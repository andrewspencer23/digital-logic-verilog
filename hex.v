==> flow/design.v <==
 module hex(
input wire clk,
input wire [1:0] state,
input wire [7:0] HEX0g,
input wire [7:0] HEX5g,
input wire [7:0] HEX4g,
input wire [7:0] HEX2r,
input wire [7:0] HEX5r,
input wire [7:0] HEX4r,
input wire [7:0] HEX3r,
input wire [7:0] HEX0r,
output wire [7:0] HEXf0_w,
output wire [7:0] HEXf1_w,
output wire [7:0] HEXf2_w,
output wire [7:0] HEXf3_w,
output wire [7:0] HEXf4_w,
output wire [7:0] HEXf5_w
);
	reg [7:0] HEXf0;
	reg [7:0] HEXf1;
	reg [7:0] HEXf2;
	reg [7:0] HEXf3;
	reg [7:0] HEXf4;
	reg [7:0] HEXf5;
	always @(posedge clk)
	begin
		case(state)
			2'b00: begin
				HEXf0 = 8'b01111111;			 
				HEXf1 = 8'b10010001;			 
				HEXf2 = 8'b10100001;			 
				HEXf3 = 8'b10001000;			 
				HEXf4 = 8'b10000110;			 
				HEXf5 = 8'b10101111;			 
			end
			2'b01: begin
				HEXf0 = HEX0g;          
				HEXf1 = 8'b11111111;
				HEXf2 = 8'b11111111;
				HEXf3 = 8'b11111111;
				HEXf4 = HEX4g;        
				HEXf5 = HEX5g;
			end
			2'b10: begin
				HEXf0 = HEX0r;          
				HEXf1 = 8'b11111111;
				HEXf2 = HEX2r;
				HEXf3 = HEX3r;        
				HEXf4 = HEX4r;
				HEXf5 = HEX5r;
			end
			default: begin
				HEXf0 = 8'b01111111;
				HEXf1 = 8'b01111111;  
				HEXf2 = 8'b01111111;
				HEXf3 = 8'b01111111;
				HEXf4 = 8'b01111111;
				HEXf5 = 8'b01111111;
			end
		endcase
	end
	assign HEXf0_w = HEXf0;
	assign HEXf1_w = HEXf1;
	assign HEXf2_w = HEXf2;
	assign HEXf3_w = HEXf3;
	assign HEXf4_w = HEXf4;
	assign HEXf5_w = HEXf5;
endmodule
Reports on hex

Tool output for the design above, in the order of the flow.
Lines are those of the file above, counted from 1.
Operators carry their Yosys type and port widths (W data, S select, Z words).
Library cell names are shortened.
A cell with n/a has no value.

Design top: hex
Clock port: clk
Cell library: sky130hd
Library corner: tt_025C_1v80

Word-level counts

Counts by Yosys on the flattened word-level netlist (proc, flatten, opt, wreduce; memories kept). Register bits leave out memories and registers merged into their read ports (data or address); mux counts leave out enables and synchronous resets folded into registers. Print and check cells are left out. Cells with the same type and inputs are merged into one.

Register bits: 48

Reduce/logical cells: 2
Equal/unequal tests: 2
Muxes and demuxes: 6

Operators with widths:

| operator             | number |
| $pmux W8 S3          | 4 |
| $pmux W8 S2          | 2 |
| $eq A2 B1 Y1 const B | 1 |
| $eq A2 B2 Y1 const B | 1 |
| $logic_not A2 Y1     | 1 |
| $reduce_or A2 Y1     | 1 |

Longest topological paths

Yosys ltp: most cells in a row. Word level: on the elaborated netlist, between registers, memories and ports. Mapped: between sequential cells and ports; inverters and the memories' decode and read muxes count.

Word-level depth: 3
ABC_AREA: 0
Mapped depth: 7

Netlist

Yosys stat after the flow's synthesis: flattened, memories mapped to cells. It holds for the ABC_AREA given above (unset counts as 0); a run with the other value may have another netlist.
The area totals of this step are shown rounded.

Mapped area: 0.00151 mm^2
Standard cells after synthesis: 148
Sequential part of the area: 0.000841 mm^2
Flip-flops: 42

Cell types:

| cell     | number | total area (um^2) |
| dfxtp_1  | 42     | 840.806 |
| a22oi_1  | 14     | 105.101 |
| nand2_1  | 23     | 86.333 |
| nand3b_1 | 11     | 82.579 |
| ha_1     | 6      | 75.072 |
| a221o_1  | 7      | 70.067 |
| nand3_1  | 12     | 60.058 |
| buf_4    | 7      | 52.55 |
| buf_2    | 6      | 30.029 |
| buf_6    | 2      | 22.522 |
| a221oi_1 | 2      | 17.517 |
| inv_1    | 4      | 15.014 |
| nor2_1   | 4      | 15.014 |
| a21oi_1  | 2      | 10.01 |
| clkbuf_1 | 2      | 7.507 |
| nand2b_1 | 1      | 6.256 |
| nor2b_1  | 1      | 6.256 |
| nor3_1   | 1      | 5.005 |
| conb_1   | 1      | 3.754 |

Worst setup path after synthesis

Source: OpenSTA report_checks on the synthesized netlist (no wires, ideal clock, input and output delay 20% of the period each), path of least setup slack; recovery checks are left aside. Register names are those of the netlist, which keeps one name where synthesis merged equal registers.

Kind: input-to-reg
From: in state[0]
To: reg HEXf4[1]
Path delay: 1.104 ns
Library setup time: 0.131 ns
Launch time at the first pin: 0.306 ns
Setup slack: 0.120 ns
Period: 1.53 ns
Path buffers: 3
Data arrival time: 1.279 ns
Stages on the path: 7
Required time: 1.399 ns
Synthesis period reached: 1.41 ns

"path delay" is the arrival time less input delay plus setup time.
"stages on the path": output pins that drive a net of the path, with the launching flip-flop's if there is one; two outputs of one cell count as two.
"synthesis period reached" is the clock period less the worst setup slack; recovery checks do not enter. This is arithmetic on one report: input and output delays are still those of the set period (20% each).
The rows between start and end are the longest chain of elaborated cells between them; the timing report does not say that the signal goes this way. Where chains are equally long, one stands for them.
Each line given opens the expression or statement behind the cell; cells for indexed reads and writes are added by Yosys, which also makes memories of some case tables.
A register here has more assigning lines than the two given.

Cells stage by stage: clkbuf_1 -> inv_1 -> ha_1 -> buf_4 -> buf_6 -> a22oi_1 -> nand2_1
Length of the longest elaborated chain: 2
Elaborated cells between the ends (all ways): 4
Source lines of those cells: 1
Classes of those cells: eq/ne: 2; mux: 1; reduce/logical: 1

RTL lines, path post-synthesis:

| element         | RTL line | text |
| start, declared | 3        | `input wire [1:0] state,` |
| $eq A2 B2 Y1    | 27       | `case(state)` |
| $pmux W8 S3     | 27       |  |
| end, assigned   | 41       | `HEXf4 = HEX4g;` |
| end, assigned   | 49       | `HEXf4 = HEX4r;` |
| end, declared   | 23       | `reg [7:0] HEXf4;` |

Worst path after layout

Path of least setup slack in the final report of stored run 1 (OpenROAD, finished layout, wires in). Where an end is a register, its clock arrival counts in the times.

Kind: input-to-reg
From: in state[0]
To: reg HEXf5[7]
Data arrival time: 1.73 ns
Required time: 1.74 ns
Path buffers: 2
Launch time at the first pin: 0.31 ns
Setup slack: 0.01 ns
Stages on the path: 6
Period: 1.57 ns
Library setup time: 0.11 ns

The rows between start and end are the longest chain of elaborated cells between them; the timing report does not say that the signal goes this way. Where chains are equally long, one stands for them.
A register here has more assigning lines than the two given.

Cells stage by stage: clkdlybuf4s50_1 -> inv_1 -> ha_1 -> buf_4 -> a221oi_1 -> nor2_1
Length of the longest elaborated chain: 2
Elaborated cells between the ends (all ways): 4
Source lines of those cells: 1
Classes of those cells: eq/ne: 2; mux: 1; reduce/logical: 1

RTL lines, path post-layout:

| element         | RTL line | text |
| start, declared | 3        | `input wire [1:0] state,` |
| $eq A2 B2 Y1    | 27       | `case(state)` |
| $pmux W8 S3     | 27       |  |
| end, assigned   | 42       | `HEXf5 = HEX5g;` |
| end, assigned   | 50       | `HEXf5 = HEX5r;` |
| end, declared   | 24       | `reg [7:0] HEXf5;` |

# Flow runs of hex

Flow measurements of hex on sky130hd: 2 stored runs with different settings, listed in no order. Input and output delays are each 20% of the period that was set; the output load is 0.01 pF.
By "period reached" is meant the clock period of the run minus its worst setup slack. This is arithmetic on one report: input and output delays are still those of the set period (20% each).
By "worst setup path time" is meant the share of the clock period that the worst setup path is allowed (20% is reserved at inputs, 20% at outputs), minus its slack. Clock arrival times at its registers enter into it.
"total power of the final layout": no workload was simulated; the value follows from the tool's default switching activity.
The results are shown rounded.

## Stored run 1

==> flow/run.sh <==
#!/bin/bash
# the make line also repeats the synthesis and layout settings of config.mk as NAME=value (left out here)
make -C /OpenROAD-flow-scripts/flow DESIGN_CONFIG=/design/flow/config.mk WORK_HOME=/design/flow/orfs CLKGATE_MAP_FILE= finish
==> flow/config.mk <==
export PLATFORM = sky130hd
export DESIGN_NAME = hex
export DESIGN_NICKNAME = hex
export VERILOG_FILES = /design/flow/design.v
export SDC_FILE = /design/flow/constraint.sdc
export NUM_CORES = 4
export LEC_CHECK = 0
export CAP_MARGIN = 20
export CORE_MARGIN = 2
export CORE_UTILIZATION = 40
export SLEW_MARGIN = 20
==> flow/constraint.sdc <==
create_clock -name core_clock -period 1.57 [get_ports {clk}]
set_input_delay 0.3140 -clock core_clock [delete_from_list [all_inputs] [get_ports {clk}]]
set_output_delay 0.3140 -clock core_clock [all_outputs]
set_load 0.01 [all_outputs]

| result of stored run 1 | value |
|---|---|
| standard-cell area after routing | 0.00284 mm^2 |
| total power of the final layout | 0.00285 W |
| worst slack on setup checks | 0.012 ns |
| Yosys chip area after synthesis | 0.00151 mm^2 |
| setup total negative slack | 0.000 ns |
| worst hold slack in the final report | 0.569 ns |
| area of the die | 0.00429 mm^2 |
| utilization of the finished layout | 78.1% |
| period reached | 1.558 ns |
| worst setup path time | 1.24 ns |
| worst setup path kind | input-to-reg |

## Stored run 2

==> flow/run.sh <==
#!/bin/bash
# the make line also repeats the synthesis and layout settings of config.mk as NAME=value (left out here)
make -C /OpenROAD-flow-scripts/flow DESIGN_CONFIG=/design/flow/config.mk WORK_HOME=/design/flow/orfs CLKGATE_MAP_FILE= finish
==> flow/config.mk <==
export PLATFORM = sky130hd
export DESIGN_NAME = hex
export DESIGN_NICKNAME = hex
export VERILOG_FILES = /design/flow/design.v
export SDC_FILE = /design/flow/constraint.sdc
export NUM_CORES = 4
export LEC_CHECK = 0
export CAP_MARGIN = 20
export CORE_ASPECT_RATIO = 1.93
export CORE_MARGIN = 2
export CORE_UTILIZATION = 56
export CTS_CLUSTER_SIZE = 14
export GPL_ROUTABILITY_DRIVEN = 0
export HOLD_SLACK_MARGIN = 0.09
export MIN_ROUTING_LAYER = met2
export SETUP_SLACK_MARGIN = 0.06
export SLEW_MARGIN = 20
==> flow/constraint.sdc <==
create_clock -name core_clock -period 1.15 [get_ports {clk}]
set_input_delay 0.2300 -clock core_clock [delete_from_list [all_inputs] [get_ports {clk}]]
set_output_delay 0.2300 -clock core_clock [all_outputs]
set_load 0.01 [all_outputs]

Stored run 2: stopped before the end: placement reported GPL-0301
