==> flow/design.v <==
module Rps2(
    input clk,                   
    input [1:0] state,           
    input [3:0] user_move,       
    input [3:0] computer_move,   
    output reg [1:0] result,     
    output reg [9:0] LEDn,       
    output reg [7:0] Digit5,
    output reg [7:0] Digit4,
    output reg [7:0] Digit2,     
    output reg [7:0] Digit1,     
    output reg [7:0] Digit0      
);
    reg [3:0] bcd4;  
    reg [3:0] bcd5;  
    reg result_counters_incremented;  
    initial begin
        Digit4 = 8'b11111111;
        Digit5 = 8'b11111111;
        bcd4 = 4'b0001;
        bcd5 = 4'b0001;
        result_counters_incremented = 1'b0;
    end
    always @(posedge clk) begin
        case (state)
            2'b00: begin  
                LEDn <= 10'b0000000001;   
                Digit0 <= 8'b11000000;   
                Digit1 <= 8'b11111111;   
                Digit2 <= 8'b11111111;   
                result_counters_incremented <= 1'b0;  
            end
            2'b01: begin  
                LEDn <= 10'b0000001110;   
                Digit0 <= 8'b11000000;   
                Digit1 <= 8'b11111111;   
                Digit2 <= 8'b11111111;   
            end
            2'b10: begin  
                if (!result_counters_incremented) begin
                    if (user_move == computer_move) begin
                        bcd4 <= bcd4;
                        bcd5 <= bcd5;
                        if (bcd4 == 4'b1001) bcd4 <= 4'b0000;
                        else if (bcd5 == 4'b1001) bcd5 <= 4'b0000;
                        result <= 1;  
                        Digit0 <= 8'b10100001;     
                        Digit1 <= 8'b10100001;     
                        LEDn <= 10'b1111111111;    
                        case(computer_move)
                            0: Digit2 <= 8'b11001110;  
                            1: Digit2 <= 8'b10001100;  
                            2: Digit2 <= 8'b10010010;  
                        endcase
                    end else if ((user_move == 1 && computer_move == 0) ||
                                 (user_move == 0 && computer_move == 2) ||
                                 (user_move == 2 && computer_move == 1)) begin
                        bcd5 <= bcd5 + 1;   
                        result_counters_incremented <= 1'b1;  
                        bcd4 <= bcd4;
                        if (bcd4 == 4'b1001) bcd4 <= 4'b0000;
                        else if (bcd5 == 4'b1001) bcd5 <= 4'b0000;
                        result <= 2;  
                        LEDn <= 10'b1010101010;  
                        case(computer_move)
                            0: Digit2 <= 8'b11001110;  
                            1: Digit2 <= 8'b10001100;  
                            2: Digit2 <= 8'b10010010;  
                        endcase
                        case(bcd5)
                            4'b0000: Digit5 <= 8'b11000000;
                            4'b0001: Digit5 <= 8'b11111001;
                            4'b0010: Digit5 <= 8'b10100100;
                            4'b0011: Digit5 <= 8'b10110000;
                            4'b0100: Digit5 <= 8'b10011001;
                            4'b0101: Digit5 <= 8'b10010010;
                            4'b0110: Digit5 <= 8'b10000010;
                            4'b0111: Digit5 <= 8'b11111000; 
                            4'b1000: Digit5 <= 8'b10000000;
                            4'b1001: Digit5 <= 8'b10010000;
                        endcase
                        Digit1 <= 8'b10001000;     
                    end else begin
                        bcd4 <= bcd4 + 1;   
                        result_counters_incremented <= 1'b1;  
                        bcd5 <= bcd5;
                        if (bcd4 == 4'b1001) bcd4 <= 4'b0000;
                        else if (bcd5 == 4'b1001) bcd5 <= 4'b0000;
                        result <= 0;  
                        LEDn <= 10'b1111100000;  
                        Digit1 <= 8'b11000111;     
                        Digit1 <= 8'b11000111;     
                        case(computer_move)
                            0: Digit2 <= 8'b11001110;  
                            1: Digit2 <= 8'b10001100;  
                            2: Digit2 <= 8'b10010010;  
                        endcase
                        case(bcd4)
                            4'b0000: Digit4 <= 8'b11000000;
                            4'b0001: Digit4 <= 8'b11111001;
                            4'b0010: Digit4 <= 8'b10100100;
                            4'b0011: Digit4 <= 8'b10110000;
                            4'b0100: Digit4 <= 8'b10011001;
                            4'b0101: Digit4 <= 8'b10010010;
                            4'b0110: Digit4 <= 8'b10000010;
                            4'b0111: Digit4 <= 8'b11111000; 
                            4'b1000: Digit4 <= 8'b10000000;
                            4'b1001: Digit4 <= 8'b10010000;
                        endcase
                    end
                end
            end
            default: begin
                LEDn <= 10'b0000000000;
                Digit0 <= 8'b11111111;   
                Digit1 <= 8'b11111111;   
                Digit2 <= 8'b11111111;   
            end
        endcase
    end
endmodule
======== Reports on Rps2 ========
Tool output for the design above, in the order of the flow.
Line numbers count from 1 in the design file above.
Operators: Yosys type, input widths -> output width; for muxes data width and select width s.
Library cell names are shortened.
A cell with -- has no value.
design
  design top .............................. Rps2
  clock input ............................. clk
  cell library ............................ sky130hd
  timing corner ........................... tt_025C_1v80

======== Elaborated design ========
Source: Yosys, flattened and elaborated, memories not mapped. Widths are those after wreduce. Registers that Yosys merges into a memory's read port (data or address) are not register bits. Print and check cells do not count. Equal cells are merged and count once.
storage and ports
  register bits after elaboration ......... 61
  input port bits ......................... 11
  output and inout bits ................... 52
  cells after elaboration ................. 88
operators by class
  add/subtract/negate cells ............... 2
  equal/unequal tests ..................... 27
  multiplexer cells ....................... 26
  bitwise logic cells ..................... 3
  reductions and logical operators ........ 20
operator list
  kind                 number
  $pmux 8 s10          2
  $mux 4               10
  $eq 4x3->1 const B   8
  $pmux 10 s3          1
  $eq 4x2->1 const B   6
  $pmux 8 s3           1
  $reduce_bool 10->1   2
  $mux 9               2
  $eq 4x1->1 const B   4
  $eq 4x4->1 const B   4
  $logic_not 4->1      4
  $pmux 8 s2           1
  $mux 8               2
  $mux 7               2
  $reduce_and 5->1     2
  $mux 10              1
  $add 4x1->4 const B  2
  $reduce_and 2->1     3
  $ne 2x2->1 const B   2
  $eq 4x4->1           1
  $logic_and 1x1->1    3
  $not 1->1            3
  $reduce_bool 3->1    1
  $logic_or 1x1->1     2
  $eq 2x1->1 const B   1
  $eq 2x2->1 const B   1
  $logic_not 2->1      1
  $reduce_bool 2->1    1
Not listed: further kinds 4, cells in them 5.

======== Depth ========
Depth = most cells in a row (Yosys ltp): at word level without a register or memory, in the mapped netlist without a sequential cell, where the memories' decode and read muxes count.
depth
  depth after elaboration ................. 8
  ABC_AREA ................................ 0
  depth in mapped cells ................... 6
  gate-level depth less buffers ........... 6

======== Synthesis result ========
The flow's flattened synthesis, as Yosys stat reports it; memories are mapped. The netlist is that of the ABC_AREA named above (0 if unset); the other value can give another one.
synthesis totals
  cell count .............................. 202
  synthesis area .......................... 2193.4 um^2
  area of sequential cells ................ 1221.2 um^2
  mapped flip-flops ....................... 44
  buffers ................................. 27
cells by type
  cell      number  area in all (um^2)
  edfxtp_1  34      1.02E+03
  dfxtp_1   10      200.192
  buf_4     17      127.622
  nand2_1   20      75.072
  xnor2_1   8       70.067
  nor2_1    16      60.058
  o21ai_0   12      60.058
  a21oi_1   11      55.053
  ha_1      4       50.048
  mux2i_1   4       40.038
  nor3_1    7       35.034
  clkbuf_1  9       33.782
  inv_1     7       26.275
  nand4_1   4       25.024
  o31ai_4   1       21.27
  nor4b_1   2       17.517
  a21o_1    2       15.014
  mux2_4    1       15.014
Other cell types: 26; their cells: 33.

======== Timing after synthesis ========
Source: OpenSTA report_checks on the synthesized netlist (no wires, ideal clock, input and output delay 20% of the period each), path of least setup slack; recovery checks are left aside. Register names are those of the netlist, which keeps one name where synthesis merged equal registers.
timing after synthesis
  kind .................................... in2reg
  start ................................... input computer_move[0]
  end ..................................... register Digit5[0]
  period .................................. 3.53 ns
  external input delay .................... 0.706 ns
  setup time .............................. 0.326 ns
  launch time at the first pin ............ 0.706 ns
  arrival ................................. 1.895 ns
  required time ........................... 3.204 ns
  setup slack ............................. 1.308 ns
  path delay .............................. 1.515 ns
  stages .................................. 5
  path buffers ............................ 1
  synthesis period reached ................ 2.222 ns
"path delay" = arrival - input delay + setup time.
"stages" counts driving pins, that of a launching flip-flop among them; a cell with two outputs on the path counts twice.
"synthesis period reached" is the clock period less the worst setup slack; recovery checks do not enter. This is arithmetic on one report: input and output delays are still those of the set period (20% each).
Between the ends stands the longest chain of elaborated cells between them, by number of cells; it is not shown to be the way that was timed. Of several equally long chains one is given.
A line is the first line of the expression or statement that the cell stems from. Yosys adds cells for indexed reads and writes and turns some case tables into memories.
A register here has more assigning lines than the two given.
between the ends, after synthesis
  cells stage by stage .................... buf_6 > nor4b_1 > o31ai_4 > inv_6 > and4_1
  length of the longest elaborated chain .. 5
  elaborated cells between the ends (all ways) .. 11
  classes of those cells .................. eq/ne: 3; logic: 1; reduce/logical: 7
ends and longest elaborated chain, after synthesis
  what                 RTL line  RTL
  start, declared      5         input [3:0] computer_move,
  $logic_not 4->1      55        end else if ((user_move == 1 && computer_move == 0) ||
  $logic_and 1x1->1    55
  $logic_or 1x1->1 x2  55
  $reduce_and 5->1     --
  end, assigned        71        4'b0000: Digit5 <= 8'b11000000;
  end, assigned        72        4'b0001: Digit5 <= 8'b11111001;
  end, declared        8         output reg [7:0] Digit5,

======== Timing after layout ========
From the final timing report of run A: the path of least setup slack in the routed layout; clock arrival at registers is part of the times.
timing after layout
  kind .................................... reg2out
  start ................................... register Digit1[2]
  end ..................................... output Digit1[2]
  period .................................. 2.43 ns
  external output delay ................... 0.49 ns
  launch time at the first pin ............ 0.37 ns
  arrival ................................. 1.38 ns
  required time ........................... 1.94 ns
  setup slack ............................. 0.56 ns
  stages .................................. 2
  path buffers ............................ 1
A register here has more assigning lines than the two given.
between the ends, after layout
  cells stage by stage .................... dfxtp_1 > clkdlybuf4s50_1
  length of the longest elaborated chain .. 0
  elaborated cells between the ends (all ways) .. 0
  source lines of those cells ............. 0
ends and longest elaborated chain, after layout
  what             RTL line  RTL
  start, declared  11        output reg [7:0] Digit1,
  start, assigned  29        Digit1 <= 8'b11111111;
  start, assigned  36        Digit1 <= 8'b11111111;
  end, declared    11

Ticket comment

Module Rps2, platform sky130hd: 2 stored runs of the flow (Yosys, OpenROAD) with differing settings, in no particular order. Input and output delays are each 20% of the period that was set; the output load is 0.01 pF.
"achieved clock period (ns)": clock period set for the run, less the worst setup slack. It is reckoned from that one timing run; input and output delays stay at 20% of the period that was set.
"worst setup path time (ns)" = time allowed to the worst setup path (clock period - input delay - output delay, where it has them) - its slack; a late launch clock adds to it, a late capture clock takes from it.
"finish__power__total": no workload was simulated; the value follows from the tool's default switching activity.

Flow files of run A
==> flow/run.sh <==
#!/bin/bash
# the make line also repeats the synthesis and layout settings of config.mk as NAME=value (left out here)
make -C /OpenROAD-flow-scripts/flow DESIGN_CONFIG=/design/flow/config.mk WORK_HOME=/design/flow/orfs CLKGATE_MAP_FILE= finish
==> flow/config.mk <==
export PLATFORM = sky130hd
export DESIGN_NAME = Rps2
export DESIGN_NICKNAME = Rps2
export VERILOG_FILES = /design/flow/design.v
export SDC_FILE = /design/flow/constraint.sdc
export NUM_CORES = 4
export LEC_CHECK = 0
export ABC_AREA = 0
export CAP_MARGIN = 40
export CELL_PAD_IN_SITES_GLOBAL_PLACEMENT = 0
export CORE_ASPECT_RATIO = 1.07
export CORE_MARGIN = 5
export CORE_UTILIZATION = 65
export CTS_CLUSTER_DIAMETER = 154
export MAX_ROUTING_LAYER = met5
export SETUP_SLACK_MARGIN = 0.55
export SLEW_MARGIN = 20
export TNS_END_PERCENT = 30
==> flow/constraint.sdc <==
create_clock -name core_clock -period 2.43 [get_ports {clk}]
set_input_delay 0.4860 -clock core_clock [delete_from_list [all_inputs] [get_ports {clk}]]
set_output_delay 0.4860 -clock core_clock [all_outputs]
set_load 0.01 [all_outputs]

report of run A
yosys chip area after synthesis (um^2): 2193.4
finish__design__die__area: 4636.8
finish__design__instance__area__stdcell: 2844.0
finish__design__instance__utilization: 0.8945
finish__timing__setup__ws: 0.561
finish__timing__setup__tns: 0.000
finish__power__total: 1.436e-03
achieved clock period (ns): 1.869
worst setup path time (ns): 1.38
worst setup path kind: reg2out

Flow files of run B
==> flow/run.sh <==
#!/bin/bash
# the make line also repeats the synthesis and layout settings of config.mk as NAME=value (left out here)
make -C /OpenROAD-flow-scripts/flow DESIGN_CONFIG=/design/flow/config.mk WORK_HOME=/design/flow/orfs CLKGATE_MAP_FILE= finish
==> flow/config.mk <==
export PLATFORM = sky130hd
export DESIGN_NAME = Rps2
export DESIGN_NICKNAME = Rps2
export VERILOG_FILES = /design/flow/design.v
export SDC_FILE = /design/flow/constraint.sdc
export NUM_CORES = 4
export LEC_CHECK = 0
export CAP_MARGIN = 20
export CORE_MARGIN = 2
export CORE_UTILIZATION = 40
export SLEW_MARGIN = 20
==> flow/constraint.sdc <==
create_clock -name core_clock -period 3.11 [get_ports {clk}]
set_input_delay 0.6220 -clock core_clock [delete_from_list [all_inputs] [get_ports {clk}]]
set_output_delay 0.6220 -clock core_clock [all_outputs]
set_load 0.01 [all_outputs]

report of run B
yosys chip area after synthesis (um^2): 2193.4
finish__design__die__area: 6091.8
finish__design__instance__area__stdcell: 2831.5
finish__design__instance__utilization: 0.5440
finish__timing__setup__ws: 0.561
finish__timing__setup__tns: 0.000
finish__power__total: 1.244e-03
achieved clock period (ns): 2.549
worst setup path time (ns): 1.93
worst setup path kind: in2reg
