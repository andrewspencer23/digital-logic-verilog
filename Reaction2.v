==> flow/design.v <==
module Reaction2(Clock, state, flag, LEDn, Digit1, Digit0);
	input Clock;
	input [1:0] state;
	output reg flag;
	output wire [9:0] LEDn;
	output wire [6:0] Digit1, Digit0;
	parameter idle = 2'b00;
	parameter delay = 2'b01;
	parameter timing = 2'b10;
	parameter display = 2'b11;
	reg [9:0] led;
	reg [3:0] bcd1, bcd0;
	reg [9:0] myRand;
	reg [9:0] k;
	always @(posedge Clock)
		begin
			if (state == idle)
				begin
					led[9:0] <= 10'b0000000000;
					bcd1 <= 0;
					bcd0 <= 0;
					flag <= 0;
					k <= 0;
					myRand <= myRand + 11;
				end
			else if (state == delay)
				begin
					led[9:0] <= 10'b1000000000;
					bcd1 <= 0;
					bcd0 <= 0;
					myRand <= myRand;
					k <= k + 1;
					if (k > myRand%400)  
						flag <= 1;
					else 
						flag <= 0;
				end
			else if (state == timing)
				begin
					led[9:0] <= 10'b1111111111;
					flag <= 0;
					if (bcd0 == 4'b1001)
						begin
							bcd0 <= 0;
							if (bcd1 == 4'b1001)
								bcd1 <= 0;	
							else
								bcd1 <= bcd1 + 1;
						end
					else
						bcd0 <= bcd0 + 1;
				end
			else if (state == display)
				begin
					led[9:0] <= 10'b1010101010;
					bcd1 <= bcd1;
					bcd0 <= bcd0;
					flag <= 0;
					k <= 0;
					myRand <= 0;
				end
			else  
				begin
					led[9:0] <= 10'b1111100000;
					flag <= 0;
					k <= k;
					myRand <= myRand;
					bcd1 <= 4'b1000;
					bcd0 <= 4'b1000;
				end
		end
		assign LEDn = led;
		seg7 seg1(bcd1, Digit1);
		seg7 seg0(bcd0, Digit0);
endmodule
module seg7 (bcd, leds);
	input [3:0] bcd;
	output reg [1:7] leds;
	always @(bcd)
	begin
		case(bcd)
			0: leds = 7'b0000001;
			1: leds = 7'b1001111;
			2: leds = 7'b0010010;
			3: leds = 7'b0000110;
			4: leds = 7'b1001001;
			5: leds = 7'b0100100;
			6: leds = 7'b0100000;
			7: leds = 7'b0001111;
			8: leds = 7'b0000000;
			9: leds = 7'b0000100;
			default: leds = 7'bx;
		endcase
	end
endmodule
==> Reports on Reaction2 <==
What the tools print for Reaction2, step after step.
Lines are those of the file above, counted from 1.
Operators carry their Yosys type and port widths (W data, S select, Z words).
Library cell names are shortened.
{ "inputs": {"top": "Reaction2", "clock": "Clock", "library": "sky130hd", "pvt_corner": "tt_025C_1v80"} }

==> After elaboration <==
Yosys after proc, flatten, opt, wreduce and memory -nomap, before mapping. Print and check cells are not counted. Equal cells are merged and count once.
Memory sizes are those after Yosys's memory passes, which may raise the word count (mostly to a power of two), join words into wider ones and drop unused or constant bits.
{ "word_totals": {"regBits": 39, "rom_bits": 224, "clocked_rd_ports_x_width": 14, "memories": 2, "in_bits": 3, "output_inout_bits": 25, "word_cells": 52} }
{ "op_classes": {"add_sub_neg": 4, "n_div": 1, "cmp": 1, "eq_ne": 10, "n_mux": 18, "n_logic": 1, "n_reduce_logical": 8} }
{ "memory_table": {"columns": ["name", "size", "word_bits", "read_ports", "wr", "line", "text"], "rows": [
  ["(name not given)", 16, 7, 1, 0, 81, "case(bcd)"],
  ["(name not given)", 16, 7, 1, 0, 81, null]
]} }
{ "ops": {"columns": ["op", "count"], "rows": [
  ["$mod A10 B9 Y32 const B", 1],
  ["$mux W10", 5],
  ["$mux W4", 10],
  ["$gt A10 B32 Y1", 1],
  ["$mux W9", 2],
  ["$add A10 B1 Y10 const B", 1],
  ["$add A10 B4 Y10 const B", 1],
  ["$ne A2 B2 Y1 const B", 4],
  ["$add A4 B1 Y4 const B", 2],
  ["$eq A4 B4 Y1 const B", 2],
  ["$eq A2 B2 Y1 const B", 2],
  ["$reduce_and A2 Y1", 2],
  ["$reduce_bool A2 Y1", 2],
  ["$reduce_or A2 Y1", 2],
  ["$reduce_and A3 Y1", 1],
  ["$eq A2 B1 Y1 const B", 1],
  ["$ne A2 B1 Y1 const B", 1],
  ["$logic_not A2 Y1", 1],
  ["$not A1 Y1", 1],
  ["$mux W1", 1]
]} }

==> Longest topological paths <==
Longest topological path by Yosys (ltp), each cell counted once; first at word level (registers and memories cut), then after technology mapping (sequential cells cut; the memories' decode and read muxes count).
{ "depth": {"ltp_word": 6, "ABC_AREA": 0, "ltp_mapped": 16, "depth_no_buf": 15} }

==> After synthesis <==
Source: synth_stat.txt of the flow (Yosys; design flattened, memories mapped). It holds for the ABC_AREA given above (unset counts as 0); a run with the other value may have another netlist.
{ "by_type": {"columns": ["cell_type", "count", "type_area_um2"], "rows": [
  ["dfxtp_1", 38, 760.73],
  ["ha_1", 33, 412.896],
  ["edfxtp_1", 10, 300.288],
  ["nor2_1", 38, 142.637],
  ["a21oi_1", 18, 90.086],
  ["nand2_1", 24, 90.086],
  ["inv_1", 21, 78.826],
  ["xor2_1", 9, 78.826],
  ["o21a_1", 8, 60.058],
  ["o21ai_0", 11, 55.053],
  ["xnor2_1", 6, 52.55],
  ["mux2i_1", 5, 50.048],
  ["buf_4", 5, 37.536],
  ["or3_1", 6, 37.536],
  ["and3_1", 5, 31.28],
  ["nand4_1", 5, 31.28],
  ["nor3_1", 6, 30.029],
  ["nand2b_1", 4, 25.024]
]} }
Not listed: further types 36, cells in them 60.
{ "mapped": {"cell_count": 312, "mapped_area_um2": 2820.2, "sequential_area_um2": 1061.0, "ffs": 48, "buf_cells": 14} }
The figures by module come from a second, unflattened synthesis with its own total; it is not the netlist above.
{ "unflattened": {"hier_cells": 296, "hier_area_um2": 2572.5} }
Rows give one instance, submodules left out.
{ "modules": {"columns": ["mod", "n_inst", "n_cells", "area_um2", "mod_seq_area_um2"], "rows": [
  ["Reaction2", 1, 256, 2272.2, 780.7],
  ["seg7", 2, 20, 150.1, 0.0]
]} }

==> Worst setup path after synthesis <==
Path of least setup slack by OpenSTA after synthesis, without wires, with an ideal clock, recovery checks aside; 20% of the period is set as input and as output delay. Where synthesis merged equal registers, the netlist keeps one of their names.
{ "synth_path": {"kind": "register to register", "start": "reg myRand[6]", "end": "reg flag", "tclk_ns": 3.32, "setup_time_ns": 0.131, "t_first_pin_ns": 0.000, "arrival_time_ns": 3.161, "t_required_ns": 3.189, "path_slack_ns": 0.028, "delay_ns": 3.292, "stages": 15, "n_path_buf": 1, "period_less_setup_slack_ns": 3.292} }
"delay_ns" is the arrival time less input delay plus setup time.
"stages": output pins that drive a net of the path, with the launching flip-flop's if there is one; two outputs of one cell count as two.
"period_less_setup_slack_ns" is the clock period less the worst setup slack; recovery checks do not enter. This is arithmetic on one report: input and output delays are still those of the set period (20% each).
Between the ends stands the longest chain of elaborated cells between them, by number of cells; it is not shown to be the way that was timed. Of several equally long chains one is given.
Each line given opens the expression or statement behind the cell; cells for indexed reads and writes are added by Yosys, which also makes memories of some case tables.
A register here has more assigning lines than the two given.
{ "synth_via": {"path_cell_list": "edfxtp_1 -> clkbuf_1 -> inv_1 -> ha_1 -> nor3_2 -> nor2_1 -> ha_1 -> o31ai_1 -> o21a_4 -> mux2i_1 -> o311ai_1 -> ha_1 -> nand4_1 -> o311ai_0 -> a21oi_1", "elab_chain_len": 3, "cells_between": 3, "cone_lines": 1, "classes_between": "1 x div; 1 x compare; 1 x mux"} }
{ "synth_lines": {"columns": ["item", "line", "text"], "rows": [
  ["start, declared", 13, "reg [9:0] myRand;"],
  ["start, assigned", 24, "myRand <= myRand + 11;"],
  ["start, assigned", 31, "myRand <= myRand;"],
  ["$mod A10 B9 Y32", 33, "if (k > myRand%400)"],
  ["$gt A10 B32 Y1", 33, null],
  ["$mux W1", 33, null],
  ["end, assigned", 34, "flag <= 1;"],
  ["end, assigned", 36, "flag <= 0;"],
  ["end, declared", 4, "output reg flag;"]
]} }

==> Path in the finished layout <==
From the final timing report of record 1: the path of least setup slack in the routed layout; clock arrival at registers is part of the times.
{ "layout_path": {"kind": "register to register", "start": "reg myRand[6]", "end": "reg flag", "tclk_ns": 5.98, "setup_time_ns": 0.12, "t_first_pin_ns": 0.29, "arrival_time_ns": 4.02, "t_required_ns": 6.14, "path_slack_ns": 2.13, "stages": 15, "n_path_buf": 1} }
Between the ends stands the longest chain of elaborated cells between them, by number of cells; it is not shown to be the way that was timed. Of several equally long chains one is given.
A register here has more assigning lines than the two given.
{ "layout_via": {"path_cell_list": "edfxtp_1 -> clkbuf_1 -> inv_1 -> ha_1 -> nor3_2 -> nor2_1 -> ha_1 -> o31ai_1 -> o21a_4 -> mux2i_1 -> o311ai_1 -> ha_1 -> nand4_1 -> o311ai_0 -> a21oi_1", "elab_chain_len": 3, "cells_between": 3, "cone_lines": 1, "classes_between": "1 x div; 1 x compare; 1 x mux"} }
{ "layout_lines": {"columns": ["item", "line", "text"], "rows": [
  ["start, declared", 13, "reg [9:0] myRand;"],
  ["start, assigned", 24, "myRand <= myRand + 11;"],
  ["start, assigned", 31, "myRand <= myRand;"],
  ["$mod A10 B9 Y32", 33, "if (k > myRand%400)"],
  ["$gt A10 B32 Y1", 33, null],
  ["$mux W1", 33, null],
  ["end, assigned", 34, "flag <= 1;"],
  ["end, assigned", 36, "flag <= 0;"],
  ["end, declared", 4, "output reg flag;"]
]} }

FLOW RESULTS
============

Measured data: module Reaction2, platform sky130hd, 2 stored runs of the flow under differing settings, order arbitrary. Input and output delays are each 20% of the period that was set; the output load is 0.01 pF.
By "achieved_clock_period_ns" is meant the clock period of the run minus its worst setup slack. This is arithmetic on one report: input and output delays are still those of the set period (20% each).
"worst_path_time_ns" = time allowed to the worst setup path (clock period - input delay - output delay, where it has them) - its slack; a late launch clock adds to it, a late capture clock takes from it.
"design_power_mw" is the tool's figure for a default switching activity; nothing was simulated.

Record 1
==> flow/run.sh <==
#!/bin/bash
# the make line also repeats the synthesis and layout settings of config.mk as NAME=value (left out here)
make -C /OpenROAD-flow-scripts/flow DESIGN_CONFIG=/design/flow/config.mk WORK_HOME=/design/flow/orfs CLKGATE_MAP_FILE= finish
==> flow/config.mk <==
export PLATFORM = sky130hd
export DESIGN_NAME = Reaction2
export DESIGN_NICKNAME = Reaction2
export VERILOG_FILES = /design/flow/design.v
export SDC_FILE = /design/flow/constraint.sdc
export NUM_CORES = 4
export LEC_CHECK = 0
export CAP_MARGIN = 20
export CORE_ASPECT_RATIO = 0.71
export CORE_MARGIN = 7
export CORE_UTILIZATION = 19
export GPL_ROUTABILITY_DRIVEN = 1
export GPL_TIMING_DRIVEN = 0
export PLACE_DENSITY_LB_ADDON = 0.02
export SETUP_SLACK_MARGIN = 0.05
export SLEW_MARGIN = 20
==> flow/constraint.sdc <==
create_clock -name core_clock -period 5.98 [get_ports {Clock}]
set_input_delay 1.1960 -clock core_clock [delete_from_list [all_inputs] [get_ports {Clock}]]
set_output_delay 1.1960 -clock core_clock [all_outputs]
set_load 0.01 [all_outputs]

==> results of record 1, as JSON <==
{
  "design_power_mw": 0.7944,
  "die_um2": 18500.3,
  "final_cell_area_um2": 3472.1,
  "post_route_util_pct": 24.0,
  "achieved_clock_period_ns": 3.853,
  "timing.setup.tns_ns": 0.000,
  "worstSetupSlack_ns": 2.127,
  "worst_hold_slack_ns": 0.507,
  "ys_area_um2": 2820.2,
  "worst_path_time_ns": 3.85,
  "critical_path_type": "register to register"
}

Record 2
==> flow/run.sh <==
#!/bin/bash
# the make line also repeats the synthesis and layout settings of config.mk as NAME=value (left out here)
make -C /OpenROAD-flow-scripts/flow DESIGN_CONFIG=/design/flow/config.mk WORK_HOME=/design/flow/orfs CLKGATE_MAP_FILE= finish
==> flow/config.mk <==
export PLATFORM = sky130hd
export DESIGN_NAME = Reaction2
export DESIGN_NICKNAME = Reaction2
export VERILOG_FILES = /design/flow/design.v
export SDC_FILE = /design/flow/constraint.sdc
export NUM_CORES = 4
export LEC_CHECK = 0
export CAP_MARGIN = 0
export CELL_PAD_IN_SITES_GLOBAL_PLACEMENT = 1
export CORE_MARGIN = 8
export CORE_UTILIZATION = 60
export CTS_CLUSTER_SIZE = 23
export GPL_ROUTABILITY_DRIVEN = 0
export HOLD_SLACK_MARGIN = 0.27
export MIN_ROUTING_LAYER = met1
export PLACE_DENSITY = 0.83
export SETUP_SLACK_MARGIN = 0.25
export SLEW_MARGIN = 10
==> flow/constraint.sdc <==
create_clock -name core_clock -period 2.71 [get_ports {Clock}]
set_input_delay 0.5420 -clock core_clock [delete_from_list [all_inputs] [get_ports {Clock}]]
set_output_delay 0.5420 -clock core_clock [all_outputs]
set_load 0.01 [all_outputs]

==> results of record 2, as JSON <==
{
  "design_power_mw": 1.742,
  "die_um2": 7150.4,
  "final_cell_area_um2": 3623.5,
  "post_route_util_pct": 78.3,
  "achieved_clock_period_ns": 2.885,
  "timing.setup.tns_ns": -0.175,
  "worstSetupSlack_ns": -0.175,
  "worst_hold_slack_ns": 0.506,
  "ys_area_um2": 2820.2,
  "worst_path_time_ns": 2.88,
  "critical_path_type": "register to register"
}
